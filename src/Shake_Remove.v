==> flow/design.v <==
module Shake_Remove(shake_clk, shake_in, shake_out);	
	input wire shake_clk;
	input wire shake_in;
	output reg shake_out;
	reg[7:0] counter;
	reg state;
	always@(posedge shake_clk)
		begin
			case(state)
				0:	if(counter < 4'd15)
						begin
							if(!shake_in)
								counter <= counter + 1'b1;
							else 
								counter <= 1'b0;
						end
					else
						begin
							shake_out <= 1'b1;
							state <= 1'b1;
						end
				1:	begin
						shake_out <= 1'b0;
						if(!shake_in)
							counter <= counter;
						else
							begin 
								counter <= 1'b0;
								state <= 1'b0;
							end
					end
				default:	state <= 1'b0;
			endcase
		end
endmodule 
### Step by step through the tools: Shake_Remove

Tool output for the design above, in the order of the flow.
Line numbers count from 1 in the design file above.
Operators: Yosys type, input widths -> output width; for muxes data width and select width s.
Library cell names are shortened.
Not given: -

| inputs | value |
|---|---|
| top | Shake_Remove |
| clock port | shake_clk |
| standard-cell library | sky130hd |
| timing corner | tt_025C_1v80 |

### After elaboration

Yosys after proc, flatten, opt, wreduce and memory -nomap, before mapping. Memory bits, and registers merged into a memory's read port (data or address), are not among the register bits. Print and check cells are not counted. Equal cells are merged and count once.

| storage and ports | value |
|---|---|
| register bits after elaboration | 10 |
| input bits | 2 |
| output and inout port bits | 1 |

| operators by class | value |
|---|---|
| add/sub/neg operators | 1 |
| magnitude comparators | 1 |
| equality and inequality tests | 3 |
| mux-type cells | 9 |
| bitwise gates (word level) | 1 |
| reduce/logical cells | 1 |

Operator list:

| kind | count |
|---|---|
| $mux 8 | 3 |
| $pmux 8 s2 | 1 |
| $add 8x1->8 const B | 1 |
| $lt 8x4->1 const B | 1 |
| $ne 2x2->1 const B | 3 |
| $pmux 1 s2 | 2 |
| $mux 1 | 3 |
| $reduce_and 2->1 | 1 |
| $not 1->1 | 1 |

### Longest topological paths

Yosys ltp: most cells in a row. Word level: on the elaborated netlist, between registers, memories and ports. Mapped: between sequential cells and ports; inverters and the memories' decode and read muxes count.

| depth | value |
|---|---|
| depth after elaboration | 4 |
| ABC_AREA | 0 |
| gate-level depth with buffers | 4 |
| mapped depth without buffers | 4 |

### Mapped cells and area

The flow's flattened synthesis, as Yosys stat reports it; memories are mapped. The netlist is that of the ABC_AREA named above (0 if unset); the other value can give another one.

| synthesis totals | value |
|---|---|
| cell count | 44 |
| cell area after synthesis | 484.2 um^2 |
| flip-flop cells | 10 |
| buffers | 1 |

Cell types:

| cell | count |
|---|---|
| edfxtp_1 | 9 |
| nand3_1 | 5 |
| dfxtp_1 | 1 |
| and2_1 | 3 |
| or3_1 | 3 |
| xnor2_1 | 2 |
| a21oi_1 | 3 |
| nor2_1 | 4 |
| o21ai_0 | 3 |
| ha_1 | 1 |
| nand4_2 | 1 |
| nand2_1 | 3 |
| xor2_1 | 1 |
| inv_1 | 2 |
| nor4_1 | 1 |
| or2_2 | 1 |
| clkbuf_1 | 1 |

### Path before layout

OpenSTA on the mapped netlist: ideal clock, no wires. The path of least setup slack (recovery checks aside). Input and output delay are each 20% of the period. Register names are those of the netlist, which keeps one name where synthesis merged equal registers.

| timing path after synthesis | value |
|---|---|
| path type | register -> register |
| from | reg counter[0] |
| to | reg counter[0] |
| period | 1.57 ns |
| setup time | 0.329 ns |
| arrival | 1.120 ns |
| path slack | 0.122 ns |
| delay of the path | 1.449 ns |
| stages on the path | 5 |
| synthesis period reached | 1.448 ns |

"delay of the path" = arrival - input delay + setup time.
"stages on the path" counts driving pins, that of a launching flip-flop among them; a cell with two outputs on the path counts twice.
"synthesis period reached" = period - worst setup slack (recovery checks aside). The figure is calculated, with input and output delays left at 20% of the set period.
The rows between start and end are the longest chain of elaborated cells between them; the timing report does not say that the signal goes this way. Where chains are equally long, one stands for them.
A line is the first line of the expression or statement that the cell stems from. Yosys adds cells for indexed reads and writes and turns some case tables into memories.
At most two assigning lines are given for a register; there are more.
Only ways into the end's enable, where the timed path ends, are counted here.

| on the way, after synthesis | value |
|---|---|
| cell sequence | edfxtp_1 > ha_1 > nand3_1 > nand3_1 > nand2_1 |
| cells in the longest elaborated chain | 3 |
| elaborated cells on any way between the ends | 3 |
| RTL lines with such cells | 1 |
| those cells by class | compare (1); eq/ne (1); reduce/logical (1) |

RTL lines, path after synthesis:

| item | line | text |
|---|---|---|
| start, declared | 5 | `reg[7:0] counter;` |
| start, assigned | 13 | `counter <= counter + 1'b1;` |
| start, assigned | 25 | `counter <= counter;` |
| $lt 8x4->1 | 10 | `0: if(counter < 4'd15)` |
| $ne 2x2->1 | - |  |
| $reduce_and 2->1 | - |  |
| end, assigned | 13 |  |
| end, assigned | 25 |  |
| end, declared | 5 |  |

Settings of 2 stored flow runs for module Shake_Remove (sky130hd), not sorted in any way. The constraints put input and output delay at 20% of the set period each and load the outputs with 0.01 pF.
Among the settings, -- means not set for that run.

| run name | period_ns | CORE_UTILIZATION | CAP_MARGIN | CORE_MARGIN | SLEW_MARGIN | SETUP_SLACK_MARGIN | PLACE_DENSITY_LB_ADDON | CELL_PAD_IN_SITES_GLOBAL_PLACEMENT | ABC_AREA | MIN_ROUTING_LAYER | MAX_ROUTING_LAYER |
|---|---|---|---|---|---|---|---|---|---|---|---|
| stored run 1 | 1.8 | 61 | 20 | 2 | 20 | -- | -- | -- | -- | -- | -- |
| stored run 2 | 1.98 | 60 | 20 | 10 | 5 | 0.19 | 0.17 | 1 | 0 | met1 | met4 |

Stored run 1: stopped before the end: floorplanning reported PDN-0185
Stored run 2: stopped before the end: floorplanning reported PDN-0185
